==> flow/design.v <==
module spi_msb(
    input             CLK,
    input             RST,
    input             START,
    input[7:0]        TXDATA,
    input             RXSIG,
    output reg        TXSIG = 0,
    output reg[7:0]   RXDATA1,
    output reg[7:0]   RXDATA2,
    output reg        SPICLK = 1,  
	output			  CS_N
);
	reg[7:0] txbuff  = 8'h0;
	reg[7:0] rxbuff1 = 8'h0;
	reg[7:0] rxbuff2 = 8'h0;
	reg      spien   = 0;
	reg[8:0] clkCnt  = 9'b0;
	reg[4:0] dataCnt = 5'b0;
	reg		 rxf	 = 1'b0;
	reg[7:0] txcnt   = 5'h0;
	reg[7:0] spicnt  = 5'h0;
	reg      rx12    = 1'b0;
	parameter CLKFLAG = 9'd125; 
	parameter DATAFLAG = 9'd250; 
	always@(posedge CLK or negedge RST)begin
		if(!RST)begin
			txbuff  <= 8'h0;
			rxbuff1 <= 8'h0;
			rxbuff2 <= 8'h0;
			spien   <= 0;
			SPICLK  <= 1; 
			clkCnt  <= 9'b0;
			rxf     <= 1'b0;
			spicnt  <= 5'h0;
			rx12    <= 1'b0;
		end
		else begin
			if(spien)begin
				clkCnt <= clkCnt + 9'b1;
				if(clkCnt == CLKFLAG)begin
					SPICLK <= ~SPICLK;
					spicnt <= spicnt + 5'h1;
					if(!SPICLK)begin
						if (rxf == 1'b1) begin
							if (rx12 == 1'b0 ) begin
								rxbuff1[7:1] <= {rxbuff1[6:0]};
								rxbuff1[0]   <= RXSIG;
								if (spicnt > 15) begin
									rx12 = 1'b1;
								end
							end
							else begin
								rxbuff2[7:1] <= {rxbuff2[6:0]};
								rxbuff2[0]   <= RXSIG;
							end
						end
						dataCnt <= dataCnt + 5'b1;
					end
				end
				else if(clkCnt == DATAFLAG)begin
					if(dataCnt < 5'b11001)begin
						clkCnt <= 9'b0;
						SPICLK <= ~SPICLK;
						TXSIG  <= txbuff[7];
						txbuff <= {txbuff[6:0], 1'b0};
						txcnt  <= txcnt + 1;
							rxf <= 1'b1;
					end
					else begin
						RXDATA1  <= rxbuff1;
						RXDATA2  <= rxbuff2;
						txbuff  <= 8'h0;
						spien   <= 0;
						clkCnt  <= 9'b0;
						dataCnt <= 5'b0;
						SPICLK  <= 1; 
						rx12    <= 1'b0;
					end
				end
			end
			else if(START)begin
				spien   <= 1;
				clkCnt  <= 9'b0;
				dataCnt <= 5'b0;
				SPICLK  <= 0; 
				TXSIG   <= TXDATA[7];
				txbuff  <= {TXDATA[6:0], 1'b0};
				rxf     <= 1'b0;
				txcnt   <= 5'h0;
				spicnt  <= 5'h0;
				rx12    <= 1'b0;
			end
		end
	end
	assign CS_N = ~spien;
endmodule
### Tool chain data of spi_msb

What the tools print for spi_msb, step after step.
Lines are those of the file above, counted from 1.
Operators carry their Yosys type and port widths (W data, S select, Z words).
A cell with n/a has no value.

* top module: spi_msb
* clock: CLK
* standard-cell library: sky130hd
* timing corner: tt_025C_1v80

### Word level

Counts by Yosys on the flattened word-level netlist (proc, flatten, opt, wreduce; memories kept). Register bits leave out memories and registers merged into their read ports (data or address). Print and check cells are left out. Cells with the same type and inputs are merged into one.

* clocked read ports x word width: 0
* output and inout port bits: 19
* memories kept: 0
* bits in read-only memories: 0
* bits in latches: 0
* input port bits: 12
* elaborated cells: 91
* flip-flop bits (word level): 67
* memory bits (writable): 0

* shifts and indexed selects: 0
* $add $sub $neg: 3
* divide/modulo/power cells: 0
* multiply operators: 0
* bitwise gates (word level): 5
* $lt $le $gt $ge: 2
* reduce/logical cells: 11
* multiplexer cells: 45
* equal/unequal tests: 10

Operator list (count)
* $mux W8: 8
* $mux W9: 4
* $reduce_and A5 Y1: 6
* $mux W5: 6
* $mux W1: 27
* $ne A3 B3 Y1 const B: 3
* $add A9 B1 Y9 const B: 1
* $eq A9 B7 Y1 const B: 1
* $eq A9 B8 Y1 const B: 1
* $add A8 B1 Y8 const B: 1
* $gt A8 B4 Y1 const B: 1
* $ne A2 B1 Y1 const B: 3
* $not A1 Y1: 5
* $add A5 B1 Y5 const B: 1
* $lt A5 B5 Y1 const B: 1
* $reduce_and A2 Y1: 2
* $reduce_and A4 Y1: 1
* $ne A3 B1 Y1 const B: 1
* $reduce_and A3 Y1: 1
* $ne A2 B2 Y1 const B: 1
* $reduce_bool A2 Y1: 1

### Logic depth

Yosys ltp: most cells in a row. Word level: on the elaborated netlist, between registers, memories and ports. Mapped: between sequential cells and ports; inverters and the memories' decode and read muxes count.

* depth after elaboration: 7
* ABC_AREA: 0
* depth in mapped cells: 8
* gate-level depth less buffers: 6

### Synthesis result

Source: synth_stat.txt of the flow (Yosys; design flattened, memories mapped). It holds for the ABC_AREA given above (unset counts as 0); a run with the other value may have another netlist.

Cells by type
* sky130_fd_sc_hd__dfrtp_1: count 43, total area 1.08E+03 sq um
* sky130_fd_sc_hd__edfxtp_1: count 22, total area 660.634 sq um
* sky130_fd_sc_hd__mux2_2: count 17, total area 191.434 sq um
* sky130_fd_sc_hd__o21ai_0: count 14, total area 70.067 sq um
* sky130_fd_sc_hd__and3_1: count 10, total area 62.56 sq um
* sky130_fd_sc_hd__ha_1: count 5, total area 62.56 sq um
* sky130_fd_sc_hd__xor2_1: count 7, total area 61.309 sq um
* sky130_fd_sc_hd__nand2_1: count 14, total area 52.55 sq um
* sky130_fd_sc_hd__nor2_1: count 11, total area 41.29 sq um
* sky130_fd_sc_hd__a21o_1: count 5, total area 37.536 sq um
* sky130_fd_sc_hd__nor3b_1: count 5, total area 37.536 sq um
* sky130_fd_sc_hd__a21oi_1: count 7, total area 35.034 sq um
* sky130_fd_sc_hd__mux2i_1: count 3, total area 30.029 sq um
* sky130_fd_sc_hd__o31ai_1: count 4, total area 30.029 sq um
* sky130_fd_sc_hd__dfstp_2: count 1, total area 26.275 sq um
* sky130_fd_sc_hd__and2_1: count 4, total area 25.024 sq um
* sky130_fd_sc_hd__nand3_1: count 5, total area 25.024 sq um
* sky130_fd_sc_hd__nand4_1: count 4, total area 25.024 sq um

Not listed: further types 29, cells in them 40.

* flip-flop cells: 66
* buffers: 6
* cell area after synthesis: 2865.2 sq um
* sequential area: 1762.9 sq um
* cells in the netlist: 221

### Path before layout

Path of least setup slack by OpenSTA after synthesis, without wires, with an ideal clock, recovery checks aside; 20% of the period is set as input and as output delay. Where synthesis merged equal registers, the netlist keeps one of their names.

* kind: register to register
* start point: reg clkCnt[0]
* end point: reg dataCnt[0]
* stages: 7
* launch time at the first pin: 0.000 ns
* buffers on the path: 0
* setup time: 0.375 ns
* slack: 0.436 ns
* required time: 2.385 ns
* data arrival time: 1.949 ns
* delay of the path: 2.324 ns
* clock period: 2.76 ns
* synthesis period reached: 2.324 ns

"delay of the path" = arrival - input delay + setup time.
"stages": output pins that drive a net of the path, with the launching flip-flop's if there is one; two outputs of one cell count as two.
"synthesis period reached" = period - worst setup slack (recovery checks aside). The figure is calculated, with input and output delays left at 20% of the set period.
The rows between start and end are the longest chain of elaborated cells between them; the timing report does not say that the signal goes this way. Where chains are equally long, one stands for them.
A line is the first line of the expression or statement that the cell stems from. Yosys adds cells for indexed reads and writes and turns some case tables into memories.
A register here has more assigning lines than the two given.
Only ways into the end's enable, where the timed path ends, are counted here.

* cells stage by stage: sky130_fd_sc_hd__dfrtp_1 -> sky130_fd_sc_hd__inv_1 -> sky130_fd_sc_hd__ha_1 -> sky130_fd_sc_hd__nand4b_1 -> sky130_fd_sc_hd__o31ai_1 -> sky130_fd_sc_hd__o21ai_0 -> sky130_fd_sc_hd__nor3b_1
* cells in the longest elaborated chain: 3
* elaborated cells on any way between the ends: 6
* source lines of those cells: 2
* those cells by class: 5 x eq/ne; 1 x reduce/logical

RTL lines, path post-synthesis
* start: declaration: line 17 `reg[8:0] clkCnt = 9'b0;`
* start: assignment: line 32 `clkCnt <= 9'b0;`
* start: assignment: line 39 `clkCnt <= clkCnt + 9'b1;`
* $eq A9 B7 Y1: line 40 `if(clkCnt == CLKFLAG)begin`
* $ne A3 B3 Y1
* $reduce_and A5 Y1
* end: assignment: line 57 `dataCnt <= dataCnt + 5'b1;`
* end: assignment: line 75 `dataCnt <= 5'b0;`
* end: declaration: line 18 `reg[4:0] dataCnt = 5'b0;`

### Timing after layout

Path of least setup slack in the final report of job 2 (OpenROAD, finished layout, wires in). Where an end is a register, its clock arrival counts in the times.

* kind: register to register
* start point: reg clkCnt[0]
* end point: reg dataCnt[4]
* slack: 0.04 ns
* clock period: 2.95 ns
* required time: 2.90 ns
* data arrival time: 2.87 ns
* launch time at the first pin: 0.32 ns
* buffers on the path: 0
* setup time: 0.37 ns
* stages: 7

The rows between start and end are the longest chain of elaborated cells between them; the timing report does not say that the signal goes this way. Where chains are equally long, one stands for them.
A register here has more assigning lines than the two given.
Only ways into the end's enable, where the timed path ends, are counted here.

* cells stage by stage: sky130_fd_sc_hd__dfrtp_1 -> sky130_fd_sc_hd__inv_1 -> sky130_fd_sc_hd__ha_1 -> sky130_fd_sc_hd__nand4b_1 -> sky130_fd_sc_hd__o31ai_1 -> sky130_fd_sc_hd__o21ai_0 -> sky130_fd_sc_hd__nor3b_1
* cells in the longest elaborated chain: 3
* elaborated cells on any way between the ends: 6
* source lines of those cells: 2
* those cells by class: 5 x eq/ne; 1 x reduce/logical

RTL lines, path after layout
* start: declaration: line 17 `reg[8:0] clkCnt = 9'b0;`
* start: assignment: line 32 `clkCnt <= 9'b0;`
* start: assignment: line 39 `clkCnt <= clkCnt + 9'b1;`
* $eq A9 B7 Y1: line 40 `if(clkCnt == CLKFLAG)begin`
* $ne A3 B3 Y1
* $reduce_and A5 Y1
* end: assignment: line 57 `dataCnt <= dataCnt + 5'b1;`
* end: assignment: line 75 `dataCnt <= 5'b0;`
* end: declaration: line 18 `reg[4:0] dataCnt = 5'b0;`

Record of 2 stored runs of the RTL-to-layout flow on spi_msb, platform sky130hd. The runs are unordered. Constraints: input delay and output delay 20% of the set period each, output load 0.01 pF.
"period reached" is the run's clock period less its worst setup slack. It is reckoned from that one timing run; input and output delays stay at 20% of the period that was set.
"time on the worst setup path": the worst setup path's part of the clock period (all of it between registers, 20% less for each end at a port) less its slack. A launch clock that arrives late makes it longer, a capture clock that arrives late makes it shorter.
By "power consumption" is meant OpenSTA's value without simulated activity: inputs other than the clock are taken to toggle once in ten clock periods, and the tool carries that through the logic.

### Job 1

Settings: `period_ns=1.6`, `CORE_UTILIZATION=63`, `SETUP_SLACK_MARGIN=0.08`, `PLACE_DENSITY=0.41`, `CORE_MARGIN=5`, `CELL_PAD_IN_SITES_DETAIL_PLACEMENT=1`, `ABC_AREA=1`, `GPL_TIMING_DRIVEN=0`, `GPL_ROUTABILITY_DRIVEN=1`, `SLEW_MARGIN=30`, `CAP_MARGIN=20`

Stopped before the end: clock tree synthesis reported DPL-0033.

### Job 2

Settings: `period_ns=2.95`, `CORE_UTILIZATION=22`, `SETUP_SLACK_MARGIN=-0.22`, `PLACE_DENSITY_LB_ADDON=0.18`, `HOLD_SLACK_MARGIN=0.17`, `TNS_END_PERCENT=10`, `GPL_TIMING_DRIVEN=0`, `GPL_ROUTABILITY_DRIVEN=1`, `CTS_CLUSTER_SIZE=100`, `CAP_MARGIN=10`, `MIN_ROUTING_LAYER=met1`, `MAX_ROUTING_LAYER=met4`, `CORE_MARGIN=2`, `SLEW_MARGIN=20`

- Standard-cell area of the final layout: 3,701.1 sq um
- Total die area: 13,952.3 sq um
- Power consumption: 2,466 µW
- Summed negative setup slack: 0.000 ns
- Cell area after synthesis: 2,865.2 sq um
- Utilization: 29.2%
- Time on the worst setup path: 2.91 ns
- Type of the worst setup path: register to register
- Setup slack of the critical path: 0.038 ns
- Period reached: 2.912 ns
